==> flow/design.v <==
`timescale 1ns / 1ps
module buttoncontrol(
input clk,             
input rst,             
input button,         
output reg voted      
 );
 reg [31:0] counter;     
 always@(posedge clk)
 begin
    if(rst)
    begin
        counter<=0;                 
    end
    else
    begin
        if(button & counter<11)
        begin
        counter<=counter+1;        
        end
        else if(!button)
        begin
            counter<=0;            
        end 
    end
 end
 always @(posedge clk)
 begin
    if(rst)
    begin
        voted<=1'b0;           
    end
    else if(counter==10)
     begin
        voted<=1'b1;           
     end
     else
     begin
        voted<=1'b0;           
     end
 end
endmodule
`timescale 1ns / 1ps
module modecontrol(
input clk,                                      
input rst,                                      
input mode,                                     
input vote_casted,                              
input display_candidate1,                       
input display_candidate2,                       
input display_candidate3,                       
input display_candidate4,                       
input [7:0] candidate1_rcvd_votes,              
input [7:0] candidate2_rcvd_votes,              
input [7:0] candidate3_rcvd_votes,              
input [7:0] candidate4_rcvd_votes,              
output reg [7:0]led                             
 );
always @(posedge clk)
begin
    if(rst)
    begin
        led<=0;                                    
    end
    else if(mode==0 & vote_casted)
    begin
        led<=8'hff;                               
    end
    else if(mode==0 & !vote_casted)              
    begin
        led<=0;                                   
    end
    else if(mode==1)
    begin                                          
        if(display_candidate1)
        begin
            led<=candidate1_rcvd_votes;
        end
        else if(display_candidate2)
        begin
            led<=candidate2_rcvd_votes;
        end
        else if(display_candidate3)
        begin
            led<=candidate3_rcvd_votes;
        end
        else if(display_candidate4)
        begin
            led<=candidate4_rcvd_votes;
        end
    end
end
endmodule
`timescale 1ns / 1ps
module vote_count(
input clk,                                      
input rst,                                      
input mode,                                     
input voted_candidate1,                         
input voted_candidate2,                         
input voted_candidate3,                         
input voted_candidate4,                         
output reg [7:0] votercvd_candidate1,           
output reg [7:0] votercvd_candidate2,           
output reg [7:0] votercvd_candidate3,           
output reg [7:0] votercvd_candidate4            
 );
always @(posedge clk)
begin
    if(rst)
    begin
        votercvd_candidate1<=0;
        votercvd_candidate2<=0;
        votercvd_candidate3<=0;
        votercvd_candidate4<=0;
    end
    else 
    begin
        if(voted_candidate1 & mode==0)
             votercvd_candidate1<=votercvd_candidate1+1;  
        if(voted_candidate2 & mode==0)
             votercvd_candidate2<=votercvd_candidate2+1; 
        if(voted_candidate3 & mode==0)
             votercvd_candidate3<=votercvd_candidate3+1;  
        if(voted_candidate4 & mode==0)
            votercvd_candidate4<=votercvd_candidate4+1; 
    end       
end
endmodule
`timescale 1ns / 1ps
module voting_machine(
input clk,               
input rst,               
input mode,              
input candid1,         
input candid2,           
input candid3,           
input candid4,           
output [7:0]led          
 );
 wire voted1;
 wire voted2;
 wire voted3;
 wire voted4;
 wire [7:0]votercvd_candidate1;
 wire [7:0]votercvd_candidate2;
 wire [7:0]votercvd_candidate3;
 wire [7:0]votercvd_candidate4;
 wire vote_casted= voted1 | voted2 | voted3 | voted4 ;   
 buttoncontrol bc1(
 .clk(clk),
 .rst(rst),
 .button(candid1),
 .voted(voted1)
 );
  buttoncontrol bc2(
 .clk(clk),
 .rst(rst),
 .button(candid2),
 .voted(voted2)
 );
  buttoncontrol bc3(
 .clk(clk),
 .rst(rst),
 .button(candid3),
 .voted(voted3)
 );
  buttoncontrol bc4(
 .clk(clk),
 .rst(rst),
 .button(candid4),
 .voted(voted4)
 );
 vote_count VC(
 .clk(clk),
 .rst(rst),
 .mode(mode),
 .voted_candidate1(voted1),
 .voted_candidate2(voted2),
 .voted_candidate3(voted3),
 .voted_candidate4(voted4),
 . votercvd_candidate1(votercvd_candidate1),
 . votercvd_candidate2(votercvd_candidate2),
 . votercvd_candidate3(votercvd_candidate3),
 . votercvd_candidate4(votercvd_candidate4)
 );
modecontrol MC(
 .clk(clk),
 .rst(rst),
 .mode(mode),
 .vote_casted(vote_casted),
 .display_candidate1(candid1),
 .display_candidate2(candid2),
 .display_candidate3(candid3),
 .display_candidate4(candid4),
 .candidate1_rcvd_votes(votercvd_candidate1),
 .candidate2_rcvd_votes(votercvd_candidate2),
 .candidate3_rcvd_votes(votercvd_candidate3),
 .candidate4_rcvd_votes(votercvd_candidate4),
 .led(led)
 );
endmodule
; ---- Tool chain data of voting_machine
; Tool output for the design above, in the order of the flow.
; Lines are those of the file above, counted from 1.
; Operators: Yosys type, input widths -> output width; for muxes data width and select width s.
; Library cell names are shortened.
; A cell with -- has no value.
[design]
top_module = voting_machine
clock = clk
cell_library = sky130hd
lib_corner = tt_025C_1v80

; ---- Elaborated design
; Source: Yosys, flattened and elaborated, memories not mapped. Widths are those after wreduce. Registers that Yosys merges into a memory's read port (data or address) are not register bits. Print and check cells do not count. Equal cells are merged and count once.
[bits]
register_bits = 172
latch_bits = 0
ram_bits = 0
rom_bits = 0
clocked_rd_ports_x_width = 0
memories = 0
in_bits = 7
out_inout_bits = 8
wordCells = 70
[op_classes]
n_addsub = 8
mul = 0
n_div = 0
compare = 4
n_eq = 8
n_shift = 0
mux = 19
n_logic = 14
reduce_logical = 4
[op_table]
columns = cell, count
row1 = $mux 32, 8
row2 = $add 32x1->32 const B, 4
row3 = $lt 32x4->1 const B, 4
row4 = $eq 32x4->1 const B, 4
row5 = $mux 8, 7
row6 = $add 8x1->8 const B, 4
row7 = $and 1x1->1, 10
row8 = $ne 2x1->1 const B, 4
row9 = $reduce_bool 6->1, 1
row10 = $mux 1, 4
row11 = $or 1x1->1, 3
row12 = $reduce_bool 3->1, 1
row13 = $reduce_and 2->1, 1
row14 = $not 1->1, 1
row15 = $logic_not 1->1, 1

; ---- Logic depth
; Depth = most cells in a row (Yosys ltp): at word level without a register or memory, in the mapped netlist without a sequential cell, where the memories' decode and read muxes count.
[depth]
depth_word = 7
ABC_AREA = 0
ltp_mapped = 5
ltp_nobuf = 5

; ---- Synthesis result
; Source: synth_stat.txt of the flow (Yosys; design flattened, memories mapped). It holds for the ABC_AREA given above (unset counts as 0); a run with the other value may have another netlist.
; The area totals of this step are shown rounded.
[by_type]
columns = cell, count, area_total_um2
row1 = dfxtp_1, 172, 3.44E+03
row2 = and2_1, 108, 675.648
row3 = nor4_1, 30, 187.68
row4 = nand4_1, 28, 175.168
row5 = xor2_1, 18, 157.651
row6 = nor2_1, 41, 153.898
row7 = ha_1, 12, 150.144
row8 = o21ai_0, 24, 120.115
row9 = a21oi_1, 21, 105.101
row10 = clkbuf_1, 24, 90.086
row11 = mux2_2, 8, 90.086
row12 = xnor2_1, 10, 87.584
row13 = a311oi_1, 8, 70.067
row14 = nand2_1, 17, 63.811
row15 = nand3_1, 12, 60.058
row16 = or3_2, 8, 60.058
row17 = or2b_1, 7, 52.55
row18 = and3_1, 8, 50.048
; Not listed: further types 12, cells in them 49.
[mapped]
cells = 605
yosys_area_um2 = 6140
seq_area_um2 = 3443
ff_cells = 172
n_buf = 27
; The figures by module come from a second, unflattened synthesis with its own total; it is not the netlist above.
[unflattened]
hier_cells = 608
hier_area_um2 = 6387
; Rows give one instance, submodules left out.
[modules]
columns = module, instances, n_cells, mod_area_um2, seq_area_um2
row1 = buttoncontrol, 4, 96, 1057, 660.6
row2 = vote_count, 1, 157, 1454, 640.6
row3 = modecontrol, 1, 66, 696.9, 160.2
row4 = voting_machine, 1, 1, 7.5, 0.0

; ---- Worst setup path after synthesis
; OpenSTA on the mapped netlist: ideal clock, no wires. The path of least setup slack (recovery checks aside). Input and output delay are each 20% of the period. Register names are those of the netlist, which keeps one name where synthesis merged equal registers.
[synth_path]
path_kind = input to register
start = input port candid2
end = register MC.led[0]
period_ns = 2.19
input_delay_ns = 0.438
launch_ns = 0.438
arrival_ns = 1.461
required_ns = 2.099
path_slack_ns = 0.638
delay_ns = 1.114
path_stages = 5
n_path_buf = 1
synth_period_reached_ns = 1.552
; "delay_ns" = arrival - input delay + setup time.
; "path_stages" counts driving pins, that of a launching flip-flop among them; a cell with two outputs on the path counts twice.
; "synth_period_reached_ns" = period - worst setup slack (recovery checks aside). The figure is calculated, with input and output delays left at 20% of the set period.
; Between the ends stands the longest chain of elaborated cells between them, by number of cells; it is not shown to be the way that was timed. Of several equally long chains one is given.
; Each line given opens the expression or statement behind the cell; cells for indexed reads and writes are added by Yosys, which also makes memories of some case tables.
; At most two assigning lines are given for a register; there are more.
[synth_via]
path_cell_list = clkbuf_1 nor4_1 nand2_1 o21a_1 a311oi_1
elab_chain_len = 5
cone_cells = 7
cone_lines = 5
classes_between = mux (5); reduce/logical (2)
[synth_rtl]
columns = item, line_no
row1 = start: declaration, 136  ; input candid2,
row2 = $mux 8, 79  ; else if(display_candidate2)
row3 = $mux 8, 75  ; if(display_candidate1)
row4 = $mux 8, 73  ; else if(mode==1)
row5 = $mux 8, 69  ; else if(mode==0 & !vote_casted)
row6 = $mux 8, 65  ; else if(mode==0 & vote_casted)
row7 = end: assignment, 77  ; led<=candidate1_rcvd_votes;
row8 = end: assignment, 81  ; led<=candidate2_rcvd_votes;
row9 = end: declaration, 57  ; output reg [7:0]led

; ---- Worst path after layout
; Path of least setup slack in the final report of run 1 (OpenROAD, finished layout, wires in). Where an end is a register, its clock arrival counts in the times.
[layout_path]
path_kind = register to register
start = register bc1.counter[0]
end = register bc1.counter[2]
period_ns = 1.66
launch_ns = 0.41
arrival_ns = 1.90
required_ns = 2.01
path_slack_ns = 0.11
path_stages = 5
n_path_buf = 0
; Between the ends stands the longest chain of elaborated cells between them, by number of cells; it is not shown to be the way that was timed. Of several equally long chains one is given.
; At most two assigning lines are given for a register; there are more.
[layout_via]
path_cell_list = dfxtp_1 ha_1 or2b_1 or4_4 a21oi_2
elab_chain_len = 3
cone_cells = 5
cone_lines = 2
classes_between = add/sub (1); compare (1); eq/ne (1); mux (1); logic (1)
[layout_rtl]
columns = item, line_no
row1 = start: declaration, 8  ; reg [31:0] counter;
row2 = start: assignment, 13  ; counter<=0;
row3 = start: assignment, 19  ; counter<=counter+1;
row4 = $lt 32x4->1, 17  ; if(button & counter<11)
row5 = $and 1x1->1, 17
row6 = $mux 32, 17
row7 = end: assignment, 13
row8 = end: assignment, 19
row9 = end: declaration, 8

; Measured results for voting_machine: 2 stored runs of the Yosys and OpenROAD flow on sky130hd. The settings differ; the order carries no meaning. The constraints put input and output delay at 20% of the set period each and load the outputs with 0.01 pF.
; "critical_path_time_ns" = time allowed to the worst setup path (clock period - input delay - output delay, where it has them) - its slack; a late launch clock adds to it, a late capture clock takes from it.
; The results are shown rounded.

[run 1: settings]
period_ns = 1.66
SETUP_SLACK_MARGIN = 0.03
CAP_MARGIN = 20
CORE_MARGIN = 2
CORE_UTILIZATION = 40
SLEW_MARGIN = 20
[run 1: results]
synthesis_area_um2 = 6140
design_die_area_um2 = 16360
post_route_util_pct = 51.0
setup_ws_ns = 0.107
timing.setup.tns_ns = 0.000
ws_hold_ns = 0.349
critical_path_time_ns = 1.55
worst_setup_path_type = register to register

[run 2: settings]
period_ns = 1.74
CORE_UTILIZATION = 37
PLACE_DENSITY = 0.48
CORE_ASPECT_RATIO = 0.72
TNS_END_PERCENT = 90
CTS_CLUSTER_DIAMETER = 288
SLEW_MARGIN = 20
CAP_MARGIN = 20
CORE_MARGIN = 2
[run 2: results]
synthesis_area_um2 = 6140
design_die_area_um2 = 17650
post_route_util_pct = 45.7
setup_ws_ns = 0.037
timing.setup.tns_ns = 0.000
ws_hold_ns = 0.278
critical_path_time_ns = 1.36
worst_setup_path_type = register to output
